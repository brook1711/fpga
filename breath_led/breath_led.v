==> flow/design.v <==
module breath_led(clk,real_rst,led);
	input clk;              
	input real_rst;              
	output led;             
   wire rst;
	assign rst=~real_rst;
	reg [24:0] cnt1;        
	reg [24:0] cnt2;        
	reg flag;               
	parameter   CNT_NUM = 10000;	 
	always@(posedge clk or negedge rst) begin 
		if(!rst) begin
			cnt1<=13'd0;
			end 
                else begin
		     if(cnt1>=CNT_NUM-1) 
                        cnt1<=1'b0;
		     else 
                        cnt1<=cnt1+1'b1; 
                    end
		end
	always@(posedge clk or negedge rst) begin 
		if(!rst) 
			begin
			cnt2<=13'd0;
			flag<=1'b0;
			end 
      else
			begin
		   if(cnt1==CNT_NUM-1) 
				begin               
			   if(!flag) 
					begin                      
				   if(cnt2>=CNT_NUM-1)          
                                    flag<=1'b1;
					else
                                    cnt2<=cnt2+1'b1;
				   end 
			   else 
				begin                      
				if(cnt2<=0)                 
                                    flag<=1'b0;
				else 
                                    cnt2<=cnt2-1'b1;
			end
			end
                            else cnt2<=cnt2;               
			end
			end
	assign	led = (cnt1<cnt2)?1'b0:1'b1;
endmodule
**Reports on breath_led**

The steps from the RTL of breath_led to its reports follow in flow order.
Lines are those of the file above, counted from 1.
Library cell names are shortened.
The mark -- stands for no value.

- Design top: breath_led
- Clock port: clk
- Cell library: sky130hd
- Library corner: tt_025C_1v80

**Word-level counts**

Source: Yosys, flattened and elaborated, memories not mapped. Widths are those after wreduce. Registers that Yosys merges into a memory's read port (data or address) are not register bits. Print and check cells do not count. Equal cells are merged and count once.

- Reduce/logical cells: 1
- Order comparisons: 4
- Multiplexer cells: 8
- $add $sub $neg: 3
- Equality and inequality tests: 3

Operator list:

| operator | count |
|---|---|
| two-way mux 25 bit | 4 |
| adder 25 x 1 -> 25 bit with constant B | 2 |
| greater-or-equal comparator 25 x 14 -> 1 bit with constant B | 2 |
| subtractor 25 x 1 -> 25 bit with constant B | 1 |
| less-or-equal comparator 25 x 1 -> 1 bit with constant B | 1 |
| equality test 25 x 14 -> 1 bit with constant B | 1 |
| < comparator 25 bit | 1 |
| inequality test 2 bit with constant B | 2 |
| two-way mux 1 bit | 4 |
| AND reduction 3 bit | 1 |

- Register bits: 51

**Depth**

Longest topological path by Yosys (ltp), each cell counted once; first at word level (registers and memories cut), then after technology mapping (sequential cells cut; the memories' decode and read muxes count).

- Depth after elaboration: 3
- ABC_AREA: 0
- Depth in mapped cells: 11
- Depth with buffers taken out: 10

**After synthesis**

Yosys stat after the flow's synthesis: flattened, memories mapped to cells. It holds for the ABC_AREA given above (unset counts as 0); a run with the other value may have another netlist.

Cells by type:

| type | count |
|---|---|
| dfrtp_1 | 51 |
| ha_1 | 48 |
| xor2_1 | 21 |
| a21oi_1 | 31 |
| nand2_1 | 39 |
| inv_1 | 35 |
| xnor2_1 | 14 |
| a21o_1 | 14 |
| nor2_1 | 28 |
| o21ai_1 | 20 |
| o21ai_0 | 13 |
| nor4_1 | 9 |
| nand3_1 | 11 |
| nand4_1 | 8 |
| a221o_1 | 4 |
| and3_1 | 6 |
| a211oi_1 | 4 |
| nor3_1 | 6 |

Not listed: further types 28, cells in them 51.

- Buffer cells: 7
- Mapped cells: 413
- Area of sequential cells: 0.0012762 mm^2
- Flip-flops: 51
- Cell area after synthesis: 0.0036748 mm^2

**Worst setup path after synthesis**

Path of least setup slack by OpenSTA after synthesis, without wires, with an ideal clock, recovery checks aside; 20% of the period is set as input and as output delay. Where synthesis merged equal registers, the netlist keeps one of their names.

- Path type: register to register
- Start point: register flag
- End point: register cnt2[23]
- Launch time at the first pin: 0 ps
- Setup slack: 316 ps
- Buffers on the path: 0
- Arrival: 3101 ps
- Delay of the path: 3224 ps
- Period: 3540 ps
- Stages on the path: 11
- Synthesis period reached: 3224 ps

"delay of the path" = arrival - input delay + setup time.
"stages on the path" counts driving pins, that of a launching flip-flop among them; a cell with two outputs on the path counts twice.
"synthesis period reached" is the clock period less the worst setup slack; recovery checks do not enter. This is arithmetic on one report: input and output delays are still those of the set period (20% each).
The rows between start and end are the longest chain of elaborated cells between them; the timing report does not say that the signal goes this way. Where chains are equally long, one stands for them.
Each line given opens the expression or statement behind the cell; cells for indexed reads and writes are added by Yosys, which also makes memories of some case tables.
A register here has more assigning lines than the two given.

- Cells stage by stage: dfrtp_1 > ha_1 > a21o_1 > a21o_1 > a221o_1 > a221o_1 > a31o_2 > or3_1 > a21oi_2 > xor2_1 > o21ai_1
- Cells in the longest elaborated chain: 2

Ends and longest elaborated chain, after synthesis:

| what | line | RTL |
|---|---|---|
| from (decl) | 9 | `reg flag;` |
| from (assign) | 26 | `flag<=1'b0;` |
| from (assign) | 35 | `flag<=1'b1;` |
| inequality test 2 bit | -- |  |
| AND reduction 3 bit | -- |  |
| to (assign) | 37 | `cnt2<=cnt2+1'b1;` |
| to (assign) | 44 | `cnt2<=cnt2-1'b1;` |
| to (decl) | 8 | `reg [24:0] cnt2;` |

**Timing after layout**

Path of least setup slack in the final report of flow run A (OpenROAD, finished layout, wires in). Where an end is a register, its clock arrival counts in the times.
The path's times are printed in steps of 10 ps; the period is the one set.

- Path type: register to output
- Start point: register cnt2[10]
- End point: output led
- Launch time at the first pin: 290 ps
- Period: 3310 ps
- Setup slack: 160 ps
- Arrival: 2490 ps
- Stages on the path: 11
- Buffers on the path: 1
- Output delay: 660 ps

The rows between start and end are the longest chain of elaborated cells between them; the timing report does not say that the signal goes this way. Where chains are equally long, one stands for them.
A register here has more assigning lines than the two given.

- Cells stage by stage: dfrtp_1 > inv_1 > ha_4 > a21o_1 > a21o_1 > a21oi_1 > o21ai_1 > a21o_1 > a221o_1 > a211o_1 > buf_2
- Cells in the longest elaborated chain: 2

Ends and longest elaborated chain, after layout:

| what | line | RTL |
|---|---|---|
| from (decl) | 8 | `reg [24:0] cnt2;` |
| from (assign) | 37 | `cnt2<=cnt2+1'b1;` |
| from (assign) | 44 | `cnt2<=cnt2-1'b1;` |
| < comparator 25 bit | 50 | `assign led = (cnt1<cnt2)?1'b0:1'b1;` |
| two-way mux 1 bit | 50 |  |
| to (decl) | 4 | `output led;` |

==> runs of breath_led <==
Record of 2 stored runs of the RTL-to-layout flow on breath_led, platform sky130hd. The runs are unordered. Constraints: input delay and output delay 20% of the set period each, output load 0.01 pF.
"period reached" is the run's clock period less its worst setup slack. It is reckoned from that one timing run; input and output delays stay at 20% of the period that was set.
"critical path time" = time allowed to the worst setup path (clock period - input delay - output delay, where it has them) - its slack; a late launch clock adds to it, a late capture clock takes from it.
By "total design power" is meant OpenSTA's value without simulated activity: inputs other than the clock are taken to toggle once in ten clock periods, and the tool carries that through the logic.
"critical path time" is given in steps of 10 ps.

### Flow run A

Settings: `period_ns=3.31`, `CORE_UTILIZATION=27`, `CAP_MARGIN=20`, `CORE_MARGIN=2`, `SLEW_MARGIN=20`

- Total negative slack on setup checks: 0 ps
- Setup slack of the worst path: 160 ps
- Total die area: 0.01456 mm^2
- Netlist area reported by Yosys: 0.0036748 mm^2
- Lowest hold slack: 491 ps
- Period reached: 3150 ps
- Total design power: 1217 uW
- Area of the standard cells in the finished layout: 0.0041903 mm^2
- Critical path time: 2490 ps
- Worst setup path kind: register to output
- Post-layout utilization: 31.6%

### Flow run B

Settings: `period_ns=3.03`, `CORE_UTILIZATION=20`, `PLACE_DENSITY_LB_ADDON=0.13`, `CORE_MARGIN=8`, `TNS_END_PERCENT=30`, `GPL_TIMING_DRIVEN=1`, `CTS_CLUSTER_DIAMETER=161`, `SLEW_MARGIN=10`, `MAX_ROUTING_LAYER=met5`, `CAP_MARGIN=20`

- Total negative slack on setup checks: 0 ps
- Setup slack of the worst path: 37 ps
- Total die area: 0.0229674 mm^2
- Netlist area reported by Yosys: 0.0036748 mm^2
- Lowest hold slack: 520 ps
- Period reached: 2993 ps
- Total design power: 1289 uW
- Area of the standard cells in the finished layout: 0.0045018 mm^2
- Critical path time: 2390 ps
- Worst setup path kind: register to output
- Post-layout utilization: 25.0%
